==> flow/design.v <==
`timescale 1 ps / 1 ps
module new_component (
		input  wire [7:0]  	s0_address,     
		input  wire        	s0_read,        
		output reg  [31:0] 	s0_readdata,    
		input  wire        	s0_write,       
		input  wire [31:0] 	s0_writedata,   
		input  wire        	clk,          	 
		input  wire        	reset,			 
		output wire	[7:0]		led				 
	);
	reg [31:0] count;
	reg [31:0] duty;
	reg [31:0] period;
	always @(posedge clk)
	begin
		case(s0_address)
			8'h00   : s0_readdata <= period;
			8'h01   : s0_readdata <= duty;
			8'h02   : s0_readdata <= count;
			default : s0_readdata <= 0;
		endcase
	end
	always @(posedge clk)
	begin
		if(reset)
		begin
			duty  <= 0;
			period <= 0;
		end
		else if(s0_write)
		begin
			case(s0_address)
				8'h00   : period <= s0_writedata;
				8'h01   : duty   <= s0_writedata;
			endcase
		end
	end
	always @(posedge clk)
	begin
		if(reset)
			count <= 0;
		else if(count>=period)
			count <= 0;
		else
			count <= count+1;
	end
	assign led = (count<=duty) ? 8'hff : 8'h00;
endmodule
=== Step by step through the tools: new_component ===
What the tools print for new_component, step after step.
Line numbers count from 1 in the design file above.
Library cell names are shortened.
Not given: -

* Top module: new_component
* Clock port: clk
* Library: sky130hd
* Library corner: tt_025C_1v80

=== Word level ===
Yosys after proc, flatten, opt, wreduce and memory -nomap, before mapping. Enables and synchronous resets that opt folds into registers are not counted as muxes. Memory bits, and registers merged into a memory's read port (data or address), are not among the register bits. Print and check cells are not counted. Equal cells are merged and count once.

* Bits in registers: 128
* Output and inout port bits: 40
* Input port bits: 44
* Elaborated cells: 15

* Reductions and logical operators: 4
* $lt $le $gt $ge: 2
* Equality and inequality tests: 2
* Muxes and demuxes: 2
* Add/sub/neg operators: 1

{| class="wikitable"
|+ Operators with widths
! cell !! count
|-
| parallel mux 32 bit (select 3 bit) || 1
|-
| adder 32 x 1 -> 32 bit (second input constant) || 1
|-
| >= comparator 32 bit || 1
|-
| <= comparator 32 bit || 1
|-
| == test 8 x 1 -> 1 bit (second input constant) || 1
|-
| == test 8 x 2 -> 1 bit (second input constant) || 1
|-
| logical NOT 8 bit || 1
|-
| two-way mux 8 bit || 1
|-
| AND reduction 2 bit || 2
|-
| OR reduction 2 bit || 1
|}

=== Logic depth ===
Longest topological path by Yosys (ltp), each cell counted once; first at word level (registers and memories cut), then after technology mapping (sequential cells cut; the memories' decode and read muxes count).

* Word-level depth: 2
* ABC_AREA: 0
* Depth in mapped cells: 9
* Gate-level depth less buffers: 8

=== Synthesis result ===
Yosys stat after the flow's synthesis: flattened, memories mapped to cells. It holds for the ABC_AREA given above (unset counts as 0); a run with the other value may have another netlist.
Totals and module areas in this step are rounded.

{| class="wikitable"
|+ Cells by type
! cell type !! count !! total area (µm²)
|-
| dfxtp_1 || 128 || 2.56E+03
|-
| ha_1 || 65 || 813.28
|-
| a21oi_1 || 118 || 590.566
|-
| nand2_1 || 156 || 585.562
|-
| nor2_1 || 109 || 409.142
|-
| mux2i_1 || 32 || 320.307
|-
| inv_1 || 64 || 240.23
|-
| xor2_1 || 23 || 201.443
|-
| clkbuf_1 || 25 || 93.84
|-
| nand3_1 || 17 || 85.082
|-
| nand4_1 || 12 || 75.072
|-
| buf_4 || 9 || 67.565
|-
| buf_6 || 6 || 67.565
|-
| and4_1 || 7 || 61.309
|-
| xnor2_1 || 7 || 61.309
|-
| o21ai_0 || 11 || 55.053
|-
| and3_1 || 8 || 50.048
|-
| nor2b_1 || 7 || 43.792
|}

Other cell types: 21; their cells: 37.

* Area of sequential cells: 2562 µm²
* Buffers: 47
* Chip area (Yosys): 6645 µm²
* Flip-flops: 128
* Mapped cells: 841

=== Worst setup path after synthesis ===
Source: OpenSTA report_checks on the synthesized netlist (no wires, ideal clock, input and output delay 20% of the period each), path of least setup slack; recovery checks are left aside. Register names are those of the netlist, which keeps one name where synthesis merged equal registers.

* Path kind: register to output
* Start: register count[1]
* End: output led[1]
* Slack: -0.050 ns
* Delay of the path: 2.746 ns
* Period: 3.37 ns
* Arrival: 2.746 ns
* Launch time at the first pin: 0.000 ns
* Stages on the path: 9
* Buffers on the path: 1
* Required time: 2.696 ns
* External output delay: 0.674 ns
* Synthesis period reached: 3.42 ns

"delay of the path" = arrival - input delay + setup time.
At an output port there is no setup time.
"stages on the path" counts driving pins, that of a launching flip-flop among them; a cell with two outputs on the path counts twice.
"synthesis period reached" = period - worst setup slack (recovery checks aside). The figure is calculated, with input and output delays left at 20% of the set period.
Between the ends stands the longest chain of elaborated cells between them, by number of cells; it is not shown to be the way that was timed. Of several equally long chains one is given.
Each line given opens the expression or statement behind the cell; cells for indexed reads and writes are added by Yosys, which also makes memories of some case tables.
A register here has more assigning lines than the two given.

* Cells stage by stage: dfxtp_1 -> ha_1 -> nor2b_1 -> o211ai_1 -> a21oi_1 -> o21a_1 -> o31a_1 -> o41ai_1 -> buf_4
* Length of the longest elaborated chain: 2
* Elaborated cells between the ends (all ways): 2
* Source lines of those cells: 1
* Classes of those cells: 1 x compare; 1 x mux

{| class="wikitable"
|+ Ends and longest elaborated chain, post-synthesis
! item !! line !! text
|-
| from (decl) || 12 || <nowiki>reg [31:0] count;</nowiki>
|-
| from (assign) || 42 || <nowiki>count <= 0;</nowiki>
|-
| from (assign) || 46 || <nowiki>count <= count+1;</nowiki>
|-
| <= comparator 32 bit || 48 || <nowiki>assign led = (count<=duty) ? 8'hff : 8'h00;</nowiki>
|-
| two-way mux 8 bit || 48 ||
|-
| to (decl) || 10 || <nowiki>output wire [7:0] led</nowiki>
|}

Some nets on the timed path still bear RTL names; the line given drives or declares the net.

{| class="wikitable"
|+ Nets with RTL names, path post-synthesis
! net !! line
|-
| led[0] || 48
|}

=== Worst path after layout ===
Path of least setup slack in the final report of entry B (OpenROAD, finished layout, wires in). Where an end is a register, its clock arrival counts in the times.

* Path kind: register to output
* Start: register duty[29]
* End: output led[4]
* Period: 2.47 ns
* Slack: -0.55 ns
* Launch time at the first pin: 0.43 ns
* External output delay: 0.49 ns
* Arrival: 2.52 ns
* Stages on the path: 11
* Buffers on the path: 3
* Required time: 1.98 ns

Between the ends stands the longest chain of elaborated cells between them, by number of cells; it is not shown to be the way that was timed. Of several equally long chains one is given.

* Cells stage by stage: dfxtp_2 -> inv_1 -> ha_4 -> nand4_1 -> or3_4 -> nor3_4 -> o31a_1 -> o41ai_4 -> buf_4 -> buf_6 -> buf_6
* Length of the longest elaborated chain: 2
* Elaborated cells between the ends (all ways): 2
* Source lines of those cells: 1
* Classes of those cells: 1 x compare; 1 x mux

{| class="wikitable"
|+ Ends and longest elaborated chain, after layout
! item !! line !! text
|-
| from (decl) || 13 || <nowiki>reg [31:0] duty;</nowiki>
|-
| from (assign) || 28 || <nowiki>duty <= 0;</nowiki>
|-
| from (assign) || 35 || <nowiki>8'h01 : duty <= s0_writedata;</nowiki>
|-
| <= comparator 32 bit || 48 || <nowiki>assign led = (count<=duty) ? 8'hff : 8'h00;</nowiki>
|-
| two-way mux 8 bit || 48 ||
|-
| to (decl) || 10 || <nowiki>output wire [7:0] led</nowiki>
|}

Lab notebook: new_component

new_component through Yosys and OpenROAD on sky130hd: 2 stored runs, unordered, with their settings and measured results. The constraints put input and output delay at 20% of the set period each and load the outputs with 0.01 pF.
"reached clock period" is the run's clock period less its worst setup slack. It is reckoned from that one timing run; input and output delays stay at 20% of the period that was set.
"power" is the tool's figure for a default switching activity; nothing was simulated.
The measured numbers are rounded.

=== Entry A ===
{| class="wikitable"
! Setting !! Value
|-
| period_ns || 4.61
|-
| CORE_UTILIZATION || 60
|-
| SETUP_SLACK_MARGIN || 0.11
|-
| CORE_ASPECT_RATIO || 1.06
|-
| CELL_PAD_IN_SITES_GLOBAL_PLACEMENT || 2
|-
| TNS_END_PERCENT || 70
|-
| GPL_ROUTABILITY_DRIVEN || 0
|-
| CTS_CLUSTER_SIZE || 16
|-
| CTS_CLUSTER_DIAMETER || 129
|-
| CAP_MARGIN || 5
|-
| MIN_ROUTING_LAYER || met1
|-
| CORE_MARGIN || 2
|-
| SLEW_MARGIN || 20
|}
No results, placement failed with GPL-0301.

=== Entry B ===
{| class="wikitable"
! Setting !! Value
|-
| period_ns || 2.47
|-
| CAP_MARGIN || 20
|-
| CORE_MARGIN || 2
|-
| CORE_UTILIZATION || 40
|-
| SLEW_MARGIN || 20
|-
! Result !! Value
|-
| Lowest setup slack || -0.546 ns
|-
| Reached clock period || 3.016 ns
|-
| Utilization in the final report || 0.55
|-
| Post-route worst hold slack || 0.470 ns
|-
| Post-route setup TNS || -3.932 ns
|-
| Die footprint || 17660 µm²
|-
| Power || 5077 uW
|-
| Post-synthesis cell area || 6645 µm²
|}
